==> flow/design.v <==
`timescale 1ns/1ps
module BaudRateGenerator(
  input i_CLK,
  input i_RST_B,
  input i_OVER8,
  input [15:0]i_USARTBRR,  
  output reg o_BRGCLK  
);
  wire [11:0]MANTISSA;
  wire [3:0]FRACTION;
  reg [15:0]USARTDIV;
  reg [15:0]BAUDDIV;
  reg [15:0]counter;
  assign MANTISSA = i_USARTBRR[15:4];
  assign FRACTION = i_USARTBRR[3:0];
  assign USARTDIV = {MANTISSA,FRACTION};  
  assign BAUDDIV = i_OVER8  ? (8 * USARTDIV/16) : (16 * USARTDIV/16);
  always @(posedge i_CLK or negedge i_RST_B) begin
   	if(!i_RST_B) begin
      counter <= 'd0;
    end
     else if(counter == (BAUDDIV-1)) begin
      counter <= 16'd0;   
    end
    else begin
      counter <= counter + 'b1;
    end
  end
  always @(posedge i_CLK or negedge i_RST_B) begin
    if(!i_RST_B) begin
      o_BRGCLK <= 'd0;
    end
    else if(counter == (BAUDDIV/2)) begin
      o_BRGCLK <= ~ o_BRGCLK;
    end
    else if(counter == BAUDDIV - 1) begin
      o_BRGCLK <= ~ o_BRGCLK;
    end
  end
endmodule
; ---- Tool chain data of BaudRateGenerator
; What the tools print for BaudRateGenerator, step after step.
; Lines are those of the file above, counted from 1.
; Library cell names are shortened.
; A cell with -- has no value.
[design]
design = BaudRateGenerator
clk_port = i_CLK
lib = sky130hd
pvt_corner = tt_025C_1v80

; ---- Elaborated design
; Source: Yosys, flattened and elaborated, memories not mapped. Widths are those after wreduce. Registers that Yosys merges into a memory's read port (data or address) are not register bits. Print and check cells do not count. Equal cells are merged and count once.
[word_totals]
register_bits = 17
out_inout_bits = 1
wordCells = 12
[op_classes]
addsub = 2
n_eq = 2
muxes = 4
n_logic = 1
n_reduce_logical = 1
[op_table]
columns = cell, n
row1 = equality test 16 x 32 -> 1 bit, 1
row2 = 2-to-1 mux 16 bit, 2
row3 = subtractor 16 x 1 -> 17 bit with constant B, 1
row4 = adder 16 x 1 -> 16 bit with constant B, 1
row5 = equality test 16 x 15 -> 1 bit, 1
row6 = nonzero test 2 bit, 1
row7 = 2-to-1 mux 1 bit, 2
row8 = inverter 1 bit, 1

; ---- Depth
; Longest topological path by Yosys (ltp), each cell counted once; first at word level (registers and memories cut), then after technology mapping (sequential cells cut; the memories' decode and read muxes count).
[logic_depth]
word_depth = 5
ABC_AREA = 0
depth_mapped = 15
mapped_depth_nobuf = 12

; ---- Synthesis result
; Source: synth_stat.txt of the flow (Yosys; design flattened, memories mapped). It holds for the ABC_AREA given above (unset counts as 0); a run with the other value may have another netlist.
; The area totals of this step are shown rounded.
[by_type]
columns = cell, n, area_total_um2
row1 = dfrtp_1, 17, 425.408
row2 = xor2_1, 27, 236.477
row3 = xnor2_1, 26, 227.718
row4 = mux2i_1, 11, 110.106
row5 = nor2_2, 11, 68.816
row6 = nor2_1, 15, 56.304
row7 = nand2_1, 14, 52.55
row8 = o21ai_0, 10, 50.048
row9 = nand3_1, 9, 45.043
row10 = and3_1, 5, 31.28
row11 = nand4_1, 5, 31.28
row12 = clkbuf_1, 8, 30.029
row13 = ha_1, 2, 25.024
row14 = nor4_1, 4, 25.024
row15 = a21boi_0, 3, 22.522
row16 = or4_1, 3, 22.522
row17 = nor4_4, 1, 21.27
row18 = a21oi_1, 4, 20.019
; Other cell types: 29; their cells: 42.
[mapped]
cells = 217
mapped_area_um2 = 1840
seq_area_um2 = 425
ff_cells = 17

; ---- Timing after synthesis
; OpenSTA on the mapped netlist: ideal clock, no wires. The path of least setup slack (recovery checks aside). Input and output delay are each 20% of the period. Register names are those of the netlist, which keeps one name where synthesis merged equal registers.
[synth_timing]
kind = input port to flip-flop
startpoint = input port i_OVER8
endpoint = register counter[12]
period_ns = 4.63
in_delay_ns = 0.926
t_arrival_ns = 4.652
slack_ns = -0.141
path_delay_ns = 3.845
path_stages = 15
n_path_buf = 5
period_less_setup_slack_ns = 4.771
; "path_delay_ns" is the arrival time less input delay plus setup time.
; "path_stages": output pins that drive a net of the path, with the launching flip-flop's if there is one; two outputs of one cell count as two.
; "period_less_setup_slack_ns" is the clock period less the worst setup slack; recovery checks do not enter. This is arithmetic on one report: input and output delays are still those of the set period (20% each).
; Between the ends stands the longest chain of elaborated cells between them, by number of cells; it is not shown to be the way that was timed. Of several equally long chains one is given.
; Each line given opens the expression or statement behind the cell; cells for indexed reads and writes are added by Yosys, which also makes memories of some case tables.
; A register here has more assigning lines than the two given.
[synth_via]
cell_sequence = buf_4 > buf_2 > buf_2 > buf_1 > mux2i_1 > ha_1 > nand2b_4 > or4b_4 > o311ai_2 > o211ai_1 > xor2_1 > or4_4 > nor4_4 > buf_6 > nor2_2
elab_chain_cells = 4
cells_between = 4
classes_between = 1 x add/sub; 1 x eq/ne; 2 x mux
[synth_rtl]
columns = element, line
row1 = start: declaration, 5  ; input i_OVER8,
row2 = 2-to-1 mux 16 bit, 17  ; assign BAUDDIV = i_OVER8  ? (8 * USARTDIV/16) : (16 * USARTDIV/16);
row3 = subtractor 16 x 1 -> 17 bit, 22  ; else if(counter == (BAUDDIV-1)) begin
row4 = equality test 16 x 32 -> 1 bit, 22
row5 = 2-to-1 mux 16 bit, 22
row6 = end: assignment, 23  ; counter <= 16'd0;
row7 = end: assignment, 26  ; counter <= counter + 'b1;
row8 = end: declaration, 13  ; reg [15:0]counter;

; ---- Worst path after layout
; From the final timing report of job 1: the path of least setup slack in the routed layout; clock arrival at registers is part of the times.
[layout_timing]
kind = input port to flip-flop
startpoint = input port i_OVER8
endpoint = register counter[0]
period_ns = 8.71
in_delay_ns = 1.74
t_arrival_ns = 6.26
slack_ns = 2.58
path_stages = 15
n_path_buf = 5
; Between the ends stands the longest chain of elaborated cells between them, by number of cells; it is not shown to be the way that was timed. Of several equally long chains one is given.
; A register here has more assigning lines than the two given.
[layout_via]
cell_sequence = buf_4 > buf_2 > buf_2 > buf_1 > mux2i_1 > ha_1 > nand2b_4 > or4b_4 > o311ai_2 > o211ai_1 > xor2_1 > or4_4 > nor4_4 > buf_6 > nor2_2
elab_chain_cells = 4
cells_between = 4
classes_between = 1 x add/sub; 1 x eq/ne; 2 x mux
[layout_rtl]
columns = element, line
row1 = start: declaration, 5  ; input i_OVER8,
row2 = 2-to-1 mux 16 bit, 17  ; assign BAUDDIV = i_OVER8  ? (8 * USARTDIV/16) : (16 * USARTDIV/16);
row3 = subtractor 16 x 1 -> 17 bit, 22  ; else if(counter == (BAUDDIV-1)) begin
row4 = equality test 16 x 32 -> 1 bit, 22
row5 = 2-to-1 mux 16 bit, 22
row6 = end: assignment, 23  ; counter <= 16'd0;
row7 = end: assignment, 26  ; counter <= counter + 'b1;
row8 = end: declaration, 13  ; reg [15:0]counter;

Wiki page: BaudRateGenerator / flow data

Flow measurements of BaudRateGenerator on sky130hd: 2 stored runs with different settings, listed in no order. Input and output delays are each 20% of the period that was set; the output load is 0.01 pF.
"timing.achieved_period_ns" is the run's clock period less its worst setup slack. It is reckoned from that one timing run; input and output delays stay at 20% of the period that was set.
"worstPathTime_ns": the worst setup path's part of the clock period (all of it between registers, 20% less for each end at a port) less its slack. A launch clock that arrives late makes it longer, a capture clock that arrives late makes it shorter.
By "fin_power_uw" is meant OpenSTA's value without simulated activity: inputs other than the clock are taken to toggle once in ten clock periods, and the tool carries that through the logic.
The results are shown rounded.

# job 1
==> flow/run.sh <==
#!/bin/bash
# the make line also repeats the synthesis and layout settings of config.mk as NAME=value (left out here)
make -C /OpenROAD-flow-scripts/flow DESIGN_CONFIG=/design/flow/config.mk WORK_HOME=/design/flow/orfs CLKGATE_MAP_FILE= finish
==> flow/config.mk <==
export PLATFORM = sky130hd
export DESIGN_NAME = BaudRateGenerator
export DESIGN_NICKNAME = BaudRateGenerator
export VERILOG_FILES = /design/flow/design.v
export SDC_FILE = /design/flow/constraint.sdc
export NUM_CORES = 4
export LEC_CHECK = 0
export CAP_MARGIN = 20
export CELL_PAD_IN_SITES_DETAIL_PLACEMENT = 0
export CELL_PAD_IN_SITES_GLOBAL_PLACEMENT = 3
export CORE_ASPECT_RATIO = 0.65
export CORE_MARGIN = 9
export CORE_UTILIZATION = 27
export GPL_TIMING_DRIVEN = 0
export MAX_ROUTING_LAYER = met4
export MIN_ROUTING_LAYER = met2
export SLEW_MARGIN = 20
==> flow/constraint.sdc <==
create_clock -name core_clock -period 8.71 [get_ports {i_CLK}]
set_input_delay 1.7420 -clock core_clock [delete_from_list [all_inputs] [get_ports {i_CLK}]]
set_output_delay 1.7420 -clock core_clock [all_outputs]
set_load 0.01 [all_outputs]

==> job 1: results <==
worst_setup_slack_ns=2.58
fin_util_pct=33.7
final_cell_area_um2=2150
holdWs_ns=0.471
worstPathTime_ns=4.39
timing.worst_path_kind="input port to flip-flop"
tns_ns=0.000
timing.achieved_period_ns=6.127
fin_power_uw=264
yosys.chip_area_um2=1840
dieArea_um2=10200

# job 2
==> flow/run.sh <==
#!/bin/bash
# the make line also repeats the synthesis and layout settings of config.mk as NAME=value (left out here)
make -C /OpenROAD-flow-scripts/flow DESIGN_CONFIG=/design/flow/config.mk WORK_HOME=/design/flow/orfs CLKGATE_MAP_FILE= finish
==> flow/config.mk <==
export PLATFORM = sky130hd
export DESIGN_NAME = BaudRateGenerator
export DESIGN_NICKNAME = BaudRateGenerator
export VERILOG_FILES = /design/flow/design.v
export SDC_FILE = /design/flow/constraint.sdc
export NUM_CORES = 4
export LEC_CHECK = 0
export CAP_MARGIN = 20
export CORE_MARGIN = 2
export CORE_UTILIZATION = 40
export SLEW_MARGIN = 20
==> flow/constraint.sdc <==
create_clock -name core_clock -period 4.18 [get_ports {i_CLK}]
set_input_delay 0.8360 -clock core_clock [delete_from_list [all_inputs] [get_ports {i_CLK}]]
set_output_delay 0.8360 -clock core_clock [all_outputs]
set_load 0.01 [all_outputs]

==> job 2: results <==
worst_setup_slack_ns=0.227
yosys.chip_area_um2=1840
final_cell_area_um2=2260
timing.achieved_period_ns=3.953
fin_power_uw=543
dieArea_um2=5150
fin_util_pct=51.5
holdWs_ns=0.508
tns_ns=0.000
worstPathTime_ns=3.12
timing.worst_path_kind="input port to flip-flop"
